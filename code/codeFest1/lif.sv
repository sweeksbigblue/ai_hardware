==> flow/design.v <==
module lif_neuron #(
    parameter int WIDTH = 16   
) (
    input  logic clk,          
    input  logic rst,          
    input  logic signed [WIDTH-1:0] I_in,   
    input  logic load_params,   
    input  logic [WIDTH-1:0] new_V_threshold,  
    input  logic [WIDTH-1:0] new_leak_factor,  
    input  logic [WIDTH-1:0] new_refr_period,  
    input  logic signed [WIDTH-1:0] new_V_max,  
    input  logic signed [WIDTH-1:0] new_V_min,  
    output logic spike          
);
    logic signed [WIDTH-1:0] V_threshold;
    logic signed [WIDTH-1:0] leak_factor;
    logic signed [WIDTH-1:0] V_max, V_min;
    logic [$clog2(WIDTH):0] refr_period;  
    logic [$clog2(WIDTH):0] refr_count;   
    logic signed [WIDTH-1:0] V_mem;   
    logic signed [WIDTH:0] V_new;     
    localparam signed [WIDTH-1:0] MAX_LIMIT =  (2**(WIDTH-1)) - 1;
    localparam signed [WIDTH-1:0] MIN_LIMIT = -(2**(WIDTH-1));
    always_ff @(posedge clk or posedge rst) begin
        if (rst) begin
            V_mem <= 0;
            spike <= 0;
            refr_count <= 0;
            V_threshold <= 30000;
            leak_factor <= 100;
            refr_period <= 10;
            V_max <= MAX_LIMIT;
            V_min <= MIN_LIMIT;
        end else if (load_params) begin
            logic signed [WIDTH-1:0] temp_V_max, temp_V_min;
            temp_V_max = (new_V_max > MAX_LIMIT) ? MAX_LIMIT : new_V_max;
            temp_V_min = (new_V_min < MIN_LIMIT) ? MIN_LIMIT : new_V_min;
            if (temp_V_max < temp_V_min) begin
                V_max <= temp_V_min + 1;  
                V_min <= temp_V_min;
            end else begin
                V_max <= temp_V_max;
                V_min <= temp_V_min;
            end
            V_threshold <= new_V_threshold;
            leak_factor <= new_leak_factor;
            refr_period <= new_refr_period;
        end else begin
            if (refr_count > 0) begin
                refr_count <= refr_count - 1;
                spike <= 0;
            end else begin
                V_new = V_mem + I_in - leak_factor;
                if (V_new > V_max) begin
                    V_mem <= V_max;
                end else if (V_new < V_min) begin
                    V_mem <= V_min;
                end else begin
                    V_mem <= V_new[WIDTH-1:0];  
                end
                if (V_mem >= V_threshold) begin
                    spike <= 1;
                    V_mem <= 0;  
                    refr_count <= refr_period - 1;  
                end else begin
                    spike <= 0;
                end
            end
        end
    end
endmodule
# [From RTL to reports: lif_neuron]
# The steps from the RTL of lif_neuron to its reports follow in flow order.
# Line numbers count from 1 in the design file above.
# Not given: -
[inputs] design="lif_neuron" clock_port="clk" lib="sky130hd" pvt_corner="tt_025C_1v80"

# [Elaborated design]
# Yosys after proc, flatten, opt, wreduce and memory -nomap, before mapping. Memory bits, and registers merged into a memory's read port (data or address), are not among the register bits. Print and check cells are not counted. Equal cells are merged and count once.
[word_totals] ff_bits=91
[classes] n_addsub=5 n_cmp=7 mux=10 n_logic=2 n_reduce_logical=3
[ops] cell="two-way mux 16 bit" n=6
[ops] cell="adder 16 x 16 -> 17 bit" n=1
[ops] cell="subtractor 17 x 16 -> 17 bit" n=1
[ops] cell="greater-than comparator 17 x 16 -> 1 bit" n=1
[ops] cell="less-than comparator 17 x 16 -> 1 bit" n=1
[ops] cell=">= comparator 16 bit" n=1
[ops] cell="less-than comparator 16 bit" n=1
[ops] cell="greater-than comparator 16 bit (second input constant)" n=1
[ops] cell="less-than comparator 16 bit (second input constant)" n=1
[ops] cell="adder 16 x 2 -> 16 bit (second input constant)" n=1
[ops] cell="subtractor 5 x 1 -> 5 bit (second input constant)" n=2
[ops] cell="two-way mux 5 bit" n=2
[ops] cell="greater-than comparator 5 x 1 -> 1 bit (second input constant)" n=1
[ops] cell="AND reduction 2 bit" n=2
[ops] cell="NOT 1 bit" n=2
[ops] cell="nonzero test 2 bit" n=1
[ops] cell="two-way mux 1 bit" n=2

# [Depth]
# Yosys ltp: most cells in a row. Word level: on the elaborated netlist, between registers, memories and ports. Mapped: between sequential cells and ports; inverters and the memories' decode and read muxes count.
[depth] ltp_word=6 abc_area=0 depth_mapped=23

# [Netlist]
# Yosys stat after the flow's synthesis: flattened, memories mapped to cells. It holds for the ABC_AREA given above (unset counts as 0); a run with the other value may have another netlist.
[mapped] stdcells=776 area_um2=7231.9 seqArea_um2=2312.2 flip_flops=91 n_buf=37
[by_type] cell="sky130_fd_sc_hd__dfrtp_1" n=63
[by_type] cell="sky130_fd_sc_hd__ha_1" n=83
[by_type] cell="sky130_fd_sc_hd__dfstp_2" n=28
[by_type] cell="sky130_fd_sc_hd__inv_1" n=132
[by_type] cell="sky130_fd_sc_hd__mux2i_1" n=46
[by_type] cell="sky130_fd_sc_hd__fa_1" n=16
[by_type] cell="sky130_fd_sc_hd__mux2_2" n=23
[by_type] cell="sky130_fd_sc_hd__nand2_1" n=67
[by_type] cell="sky130_fd_sc_hd__o21ai_0" n=47
[by_type] cell="sky130_fd_sc_hd__xnor2_1" n=22
[by_type] cell="sky130_fd_sc_hd__a21oi_1" n=35
[by_type] cell="sky130_fd_sc_hd__nand3_1" n=23
[by_type] cell="sky130_fd_sc_hd__clkbuf_1" n=28
[by_type] cell="sky130_fd_sc_hd__nor2_1" n=28
[by_type] cell="sky130_fd_sc_hd__a21o_1" n=11
[by_type] cell="sky130_fd_sc_hd__nand4_1" n=13
[by_type] cell="sky130_fd_sc_hd__o221ai_1" n=7
[by_type] cell="sky130_fd_sc_hd__xor2_1" n=7
# Other cell types: 55; their cells: 97.

# [Path before layout]
# Path of least setup slack by OpenSTA after synthesis, without wires, with an ideal clock, recovery checks aside; 20% of the period is set as input and as output delay. Where synthesis merged equal registers, the netlist keeps one of their names.
[synth_timing] path_type="input to register" startpoint="in I_in[1]" endpoint="reg V_mem[0]" clock_period_ns=5.7 setup_ns=0.138 launch_ns=1.140 t_arrival_ns=5.035 required_time_ns=5.562 setup_slack_ns=0.527 delay_ns=4.033 path_stages=20 path_buffers=2 period_less_setup_slack_ns=5.173
# "delay_ns" = arrival - input delay + setup time.
# "path_stages": output pins that drive a net of the path, with the launching flip-flop's if there is one; two outputs of one cell count as two.
# "period_less_setup_slack_ns" is the clock period less the worst setup slack; recovery checks do not enter. This is arithmetic on one report: input and output delays are still those of the set period (20% each).
# The rows between start and end are the longest chain of elaborated cells between them; the timing report does not say that the signal goes this way. Where chains are equally long, one stands for them.
# Each line given opens the expression or statement behind the cell; cells for indexed reads and writes are added by Yosys, which also makes memories of some case tables.
# A register here has more assigning lines than the two given.
[synth_via] path_cell_list="sky130_fd_sc_hd__inv_1 sky130_fd_sc_hd__fa_1 sky130_fd_sc_hd__inv_1 sky130_fd_sc_hd__fa_1 sky130_fd_sc_hd__a211oi_1 sky130_fd_sc_hd__o21ai_0 sky130_fd_sc_hd__a22o_1 sky130_fd_sc_hd__a211o_1 sky130_fd_sc_hd__nand2_1 sky130_fd_sc_hd__xnor2_1 sky130_fd_sc_hd__ha_1 sky130_fd_sc_hd__a21o_1 sky130_fd_sc_hd__a2111oi_4 sky130_fd_sc_hd__nand2_1 sky130_fd_sc_hd__a21oi_1 sky130_fd_sc_hd__a221o_1 sky130_fd_sc_hd__buf_4 sky130_fd_sc_hd__buf_6 sky130_fd_sc_hd__mux2i_1 sky130_fd_sc_hd__o221ai_1" elab_chain_len=6 cells_between=7 cone_lines=4
[synth_rtl] item="from (decl)" line=6 source="input  logic signed [WIDTH-1:0] I_in,"
[synth_rtl] item="adder 16 x 16 -> 17 bit" line=53 source="V_new = V_mem + I_in - leak_factor;"
[synth_rtl] item="subtractor 17 x 16 -> 17 bit" line=53
[synth_rtl] item="less-than comparator 17 x 16 -> 1 bit" line=56 source="end else if (V_new < V_min) begin"
[synth_rtl] item="two-way mux 16 bit" line=56
[synth_rtl] item="two-way mux 16 bit" line=54 source="if (V_new > V_max) begin"
[synth_rtl] item="two-way mux 16 bit" line=61 source="if (V_mem >= V_threshold) begin"
[synth_rtl] item="to (assign)" line=57 source="V_mem <= V_min;"
[synth_rtl] item="to (assign)" line=59 source="V_mem <= V_new[WIDTH-1:0];"
[synth_rtl] item="to (decl)" line=20 source="logic signed [WIDTH-1:0] V_mem;"

# [Path in the finished layout]
# From the final timing report of stored run 1: the path of least setup slack in the routed layout; clock arrival at registers is part of the times.
[layout_timing] path_type="input to register" startpoint="in I_in[1]" endpoint="reg V_mem[13]" clock_period_ns=5.21 setup_ns=0.13 launch_ns=1.04 t_arrival_ns=5.74 required_time_ns=5.44 setup_slack_ns=-0.31 path_stages=24 path_buffers=7
# The rows between start and end are the longest chain of elaborated cells between them; the timing report does not say that the signal goes this way. Where chains are equally long, one stands for them.
# A register here has more assigning lines than the two given.
[layout_via] path_cell_list="sky130_fd_sc_hd__buf_6 sky130_fd_sc_hd__inv_4 sky130_fd_sc_hd__fa_1 sky130_fd_sc_hd__inv_2 sky130_fd_sc_hd__fa_2 sky130_fd_sc_hd__a211oi_4 sky130_fd_sc_hd__o21ai_2 sky130_fd_sc_hd__a22o_4 sky130_fd_sc_hd__buf_4 sky130_fd_sc_hd__buf_4 sky130_fd_sc_hd__o21a_1 sky130_fd_sc_hd__nor2_4 sky130_fd_sc_hd__xnor2_2 sky130_fd_sc_hd__ha_4 sky130_fd_sc_hd__nand4_1 sky130_fd_sc_hd__or4_4 sky130_fd_sc_hd__o2bb2ai_4 sky130_fd_sc_hd__a211oi_2 sky130_fd_sc_hd__buf_4 sky130_fd_sc_hd__buf_6 sky130_fd_sc_hd__buf_4 sky130_fd_sc_hd__buf_6 sky130_fd_sc_hd__a32oi_1 sky130_fd_sc_hd__o21ai_1" elab_chain_len=6 cells_between=7 cone_lines=4
[layout_rtl] item="from (decl)" line=6 source="input  logic signed [WIDTH-1:0] I_in,"
[layout_rtl] item="adder 16 x 16 -> 17 bit" line=53 source="V_new = V_mem + I_in - leak_factor;"
[layout_rtl] item="subtractor 17 x 16 -> 17 bit" line=53
[layout_rtl] item="less-than comparator 17 x 16 -> 1 bit" line=56 source="end else if (V_new < V_min) begin"
[layout_rtl] item="two-way mux 16 bit" line=56
[layout_rtl] item="two-way mux 16 bit" line=54 source="if (V_new > V_max) begin"
[layout_rtl] item="two-way mux 16 bit" line=61 source="if (V_mem >= V_threshold) begin"
[layout_rtl] item="to (assign)" line=57 source="V_mem <= V_min;"
[layout_rtl] item="to (assign)" line=59 source="V_mem <= V_new[WIDTH-1:0];"
[layout_rtl] item="to (decl)" line=20 source="logic signed [WIDTH-1:0] V_mem;"

Memo
Re: implementation data of lif_neuron

Settings and measured results of 2 stored flow runs for module lif_neuron (sky130hd), not sorted in any way. The constraints put input and output delay at 20% of the set period each and load the outputs with 0.01 pF.
"achieved_period_ns" means the clock period less the worst setup slack. The figure is calculated, with input and output delays left at 20% of the set period.
"worst_path_time_ns": the worst setup path's part of the clock period (all of it between registers, 20% less for each end at a port) less its slack. A launch clock that arrives late makes it longer, a capture clock that arrives late makes it shorter.

[flow] stored run 1: files
==> flow/run.sh <==
#!/bin/bash
# the make line also repeats the synthesis and layout settings of config.mk as NAME=value (left out here)
make -C /OpenROAD-flow-scripts/flow DESIGN_CONFIG=/design/flow/config.mk WORK_HOME=/design/flow/orfs CLKGATE_MAP_FILE= finish
==> flow/config.mk <==
export PLATFORM = sky130hd
export DESIGN_NAME = lif_neuron
export DESIGN_NICKNAME = lif_neuron
export VERILOG_FILES = /design/flow/design.v
export SDC_FILE = /design/flow/constraint.sdc
export NUM_CORES = 4
export LEC_CHECK = 0
export CAP_MARGIN = 35
export CELL_PAD_IN_SITES_DETAIL_PLACEMENT = 2
export CELL_PAD_IN_SITES_GLOBAL_PLACEMENT = 0
export CORE_MARGIN = 5
export CORE_UTILIZATION = 24
export HOLD_SLACK_MARGIN = 0.03
export PLACE_DENSITY = 0.65
export SETUP_SLACK_MARGIN = 0.28
export SLEW_MARGIN = 20
export TNS_END_PERCENT = 30
==> flow/constraint.sdc <==
create_clock -name core_clock -period 5.21 [get_ports {clk}]
set_input_delay 1.0420 -clock core_clock [delete_from_list [all_inputs] [get_ports {clk}]]
set_output_delay 1.0420 -clock core_clock [all_outputs]
set_load 0.01 [all_outputs]

[flow] stored run 1: metrics
[metrics] worst_path_time_ns = 4.47
[metrics] worstPathKind = input to register
[metrics] final_hold_ws_ns = 0.487
[metrics] finalUtil_pct = 34.5
[metrics] achieved_period_ns = 5.517
[metrics] fin_ws_ns = -0.307
[metrics] synth_chip_area_um2 = 7231.9
[metrics] timing.setup.tns_ns = -3.009
[metrics] layout_stdcell_area_um2 = 10258.6
[metrics] total_die_area_um2 = 33705.3

[flow] stored run 2: files
==> flow/run.sh <==
#!/bin/bash
# the make line also repeats the synthesis and layout settings of config.mk as NAME=value (left out here)
make -C /OpenROAD-flow-scripts/flow DESIGN_CONFIG=/design/flow/config.mk WORK_HOME=/design/flow/orfs CLKGATE_MAP_FILE= finish
==> flow/config.mk <==
export PLATFORM = sky130hd
export DESIGN_NAME = lif_neuron
export DESIGN_NICKNAME = lif_neuron
export VERILOG_FILES = /design/flow/design.v
export SDC_FILE = /design/flow/constraint.sdc
export NUM_CORES = 4
export LEC_CHECK = 0
export ABC_AREA = 0
export CAP_MARGIN = 20
export CELL_PAD_IN_SITES_DETAIL_PLACEMENT = 1
export CORE_ASPECT_RATIO = 0.59
export CORE_MARGIN = 2
export CORE_UTILIZATION = 60
export CTS_CLUSTER_DIAMETER = 164
export CTS_CLUSTER_SIZE = 77
export PLACE_DENSITY_LB_ADDON = 0.12
export SETUP_SLACK_MARGIN = -0.47
export SLEW_MARGIN = 5
export TNS_END_PERCENT = 60
==> flow/constraint.sdc <==
create_clock -name core_clock -period 8.58 [get_ports {clk}]
set_input_delay 1.7160 -clock core_clock [delete_from_list [all_inputs] [get_ports {clk}]]
set_output_delay 1.7160 -clock core_clock [all_outputs]
set_load 0.01 [all_outputs]

[flow] stored run 2: no final report: clock tree synthesis broke off with DPL-0033
