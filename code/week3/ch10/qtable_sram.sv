==> flow/design.v <==
module QTable #(parameter STATE_BITS = 5,  
                parameter ACTION_BITS = 2,  
                parameter Q_WIDTH = 16)(
    input logic clk,
    input logic rst,
    input logic [STATE_BITS-1:0] read_state,
    input logic [ACTION_BITS-1:0] read_action,
    output logic [Q_WIDTH-1:0] q_read_data,
    input logic we,  
    input logic [STATE_BITS-1:0] write_state,
    input logic [ACTION_BITS-1:0] write_action,
    input logic [Q_WIDTH-1:0] q_write_data
);
    localparam ENTRY_COUNT = 25 * 4;
    logic [Q_WIDTH-1:0] q_table [0:ENTRY_COUNT-1];
    logic [6:0] read_addr, write_addr;
    assign read_addr  = {read_state, read_action};
    assign write_addr = {write_state, write_action};
    assign q_read_data = q_table[read_addr];
    always_ff @(posedge clk) begin
        if (we) begin
            q_table[write_addr] <= q_write_data;
        end
    end
endmodule
* Tool chain data of QTable
Tool output for the design above, in the order of the flow.
Lines are those of the file above, counted from 1.
Library cell names are shortened.
A cell with - has no value.
- Top module :: QTable
- Clock :: clk
- Standard-cell library :: sky130hd
- Corner :: tt_025C_1v80

* Word level
Counts by Yosys on the flattened word-level netlist (proc, flatten, opt, wreduce; memories kept). Register bits leave out memories and registers merged into their read ports (data or address); mux counts leave out enables and synchronous resets folded into registers. Print and check cells are left out. Cells with the same type and inputs are merged into one.
Yosys's memory passes give these memory sizes; they may raise the number of words (mostly to a power of two), join words into wider ones and drop unused or constant bits.
- Register bits after elaboration :: 0
- Memory bits (writable) :: 1600
- Memories :: 1
- Word-level cells :: 4
** Memory list
- q_table :: words 100, bits a word 16, rd ports 1, write ports 1, line 15 : logic [Q_WIDTH-1:0] q_table [0:ENTRY_COUNT-1];
- Mux-type cells :: 3
** Operators by type and width (number)
- 16-bit 2-to-1 mux :: 1
- 7-bit 2-to-1 mux :: 1
- 1-bit 2-to-1 mux :: 1

* Longest topological paths
Depth = most cells in a row (Yosys ltp): at word level without a register or memory, in the mapped netlist without a sequential cell, where the memories' decode and read muxes count.
- Depth after elaboration :: 1
- ABC_AREA :: 0
- Mapped depth :: 10
- Mapped depth without buffers :: 6

* Netlist
Yosys stat after the flow's synthesis: flattened, memories mapped to cells. It holds for the ABC_AREA given above (unset counts as 0); a run with the other value may have another netlist.
The area totals of this step are shown rounded.
- Cells in the netlist :: 2653
- Mapped area :: 0.0615 mm²
- Flip-flop cells :: 1600
** Cell types
- edfxtp_1 :: number 1600, area in all 4.8E+04 µm²
- mux4_2 :: number 440, area in all 9.91E+03 µm²
- nor2_1 :: number 110, area in all 412.896 µm²
- mux2i_1 :: number 35, area in all 350.336 µm²
- a211oi_1 :: number 38, area in all 285.274 µm²
- nand2_1 :: number 61, area in all 228.97 µm²
- buf_6 :: number 19, area in all 213.955 µm²
- buf_2 :: number 41, area in all 205.197 µm²
- nor2b_1 :: number 32, area in all 200.192 µm²
- buf_4 :: number 26, area in all 195.187 µm²
- clkbuf_1 :: number 49, area in all 183.926 µm²
- a22oi_1 :: number 24, area in all 180.173 µm²
- a21oi_1 :: number 27, area in all 135.13 µm²
- o22ai_1 :: number 20, area in all 125.12 µm²
- a31o_1 :: number 10, area in all 87.584 µm²
- a31oi_1 :: number 12, area in all 75.072 µm²
- and2_1 :: number 12, area in all 75.072 µm²
- o21ai_0 :: number 14, area in all 70.067 µm²
Other cell types: 23; their cells: 83.

* Worst setup path after synthesis
OpenSTA on the mapped netlist: ideal clock, no wires. The path of least setup slack (recovery checks aside). Input and output delay are each 20% of the period. Register names are those of the netlist, which keeps one name where synthesis merged equal registers.
- Path type :: input port to output port
- Start :: input read_action[0]
- End :: output q_read_data[11]
- Clock period :: 4900 ps
- Input delay :: 980 ps
- Launch time at the first pin :: 980 ps
- Data arrival time :: 2733 ps
- Data required time :: 3920 ps
- Slack :: 1187 ps
- Delay of the path :: 1753 ps
- Stages :: 8
- Path buffers :: 3
- Synthesis period reached :: 3713 ps
"delay of the path" = arrival - input delay + setup time.
At an output port there is no setup time.
"stages" counts driving pins, that of a launching flip-flop among them; a cell with two outputs on the path counts twice.
"synthesis period reached" is the clock period less the worst setup slack; recovery checks do not enter. This is arithmetic on one report: input and output delays are still those of the set period (20% each).
The rows between start and end are the longest chain of elaborated cells between them; the timing report does not say that the signal goes this way. Where chains are equally long, one stands for them.
Each line given opens the expression or statement behind the cell; cells for indexed reads and writes are added by Yosys, which also makes memories of some case tables.
A memory read counts as a cell of the chain, while the word-level depth stops at memories.
- Cells stage by stage :: buf_6 buf_6 buf_2 mux4_2 mux4_2 nand2_1 a31o_1 a21oi_1
- Cells in the longest elaborated chain :: 1
- Elaborated cells between the ends (all ways) :: 1
- RTL lines with such cells :: 1
- Those cells by class :: memory (1)
** Ends and longest elaborated chain, post-synthesis
- start: declaration :: line 7 : input logic [ACTION_BITS-1:0] read_action,
- memory 100 x 16 bit :: line 15 : logic [Q_WIDTH-1:0] q_table [0:ENTRY_COUNT-1];
- end: declaration :: line 8 : output logic [Q_WIDTH-1:0] q_read_data,

* Path in the finished layout
From the final timing report of job 2: the path of least setup slack in the routed layout; clock arrival at registers is part of the times.
The report prints the path's times to 10 ps; the period is as set.
- Path type :: input port to output port
- Start :: input read_state[2]
- End :: output q_read_data[8]
- Clock period :: 6260 ps
- Input delay :: 1250 ps
- Launch time at the first pin :: 1250 ps
- Data arrival time :: 4800 ps
- Data required time :: 5010 ps
- Slack :: 210 ps
- Stages :: 9
- Path buffers :: 3
The rows between start and end are the longest chain of elaborated cells between them; the timing report does not say that the signal goes this way. Where chains are equally long, one stands for them.
A memory read counts as a cell of the chain, while the word-level depth stops at memories.
- Cells stage by stage :: buf_4 nor2b_1 a22oi_1 a21boi_0 nor3_1 o21ai_0 a21boi_0 buf_4 clkdlybuf4s50_1
- Cells in the longest elaborated chain :: 1
- Elaborated cells between the ends (all ways) :: 1
- RTL lines with such cells :: 1
- Those cells by class :: memory (1)
** Ends and longest elaborated chain, post-layout
- start: declaration :: line 6 : input logic [STATE_BITS-1:0] read_state,
- memory 100 x 16 bit :: line 15 : logic [Q_WIDTH-1:0] q_table [0:ENTRY_COUNT-1];
- end: declaration :: line 8 : output logic [Q_WIDTH-1:0] q_read_data,

Wiki page: QTable / flow data

Settings and measured results of 2 stored flow runs for module QTable (sky130hd), not sorted in any way. The constraints put input and output delay at 20% of the set period each and load the outputs with 0.01 pF.
"clock period reached": clock period set for the run, less the worst setup slack. It is reckoned from that one timing run; input and output delays stay at 20% of the period that was set.
"worst setup path time" = time allowed to the worst setup path (clock period - input delay - output delay, where it has them) - its slack; a late launch clock adds to it, a late capture clock takes from it.
"total power of the final layout" is the tool's figure for a default switching activity; nothing was simulated.
"worst setup path time" is known to 10 ps.
The measured numbers are rounded.

** Job 1
- Settings :: period_ns=5.31; CORE_UTILIZATION=57; PLACE_DENSITY=0.65; CORE_ASPECT_RATIO=0.67; CORE_MARGIN=8; CELL_PAD_IN_SITES_DETAIL_PLACEMENT=2; GPL_ROUTABILITY_DRIVEN=1; SLEW_MARGIN=20; CAP_MARGIN=20
- Outcome :: not finished: placement ended with error DPL-0033

** Job 2
- Settings :: period_ns=6.26; CAP_MARGIN=20; CORE_MARGIN=2; CORE_UTILIZATION=40; SLEW_MARGIN=20
- Die outline area :: 0.157 mm²
- Worst setup slack after layout :: 208 ps
- Area of the synthesized netlist :: 0.0615 mm²
- Worst hold slack in the final report :: 795 ps
- Utilization of the finished layout :: 0.464
- Worst setup path time :: 3,550 ps
- Worst setup path kind :: input port to output port
- Sum of negative setup slack :: 0 ps
- Clock period reached :: 6,052 ps
- Standard-cell area after routing :: 0.0706 mm²
- Total power of the final layout :: 22,400 uW
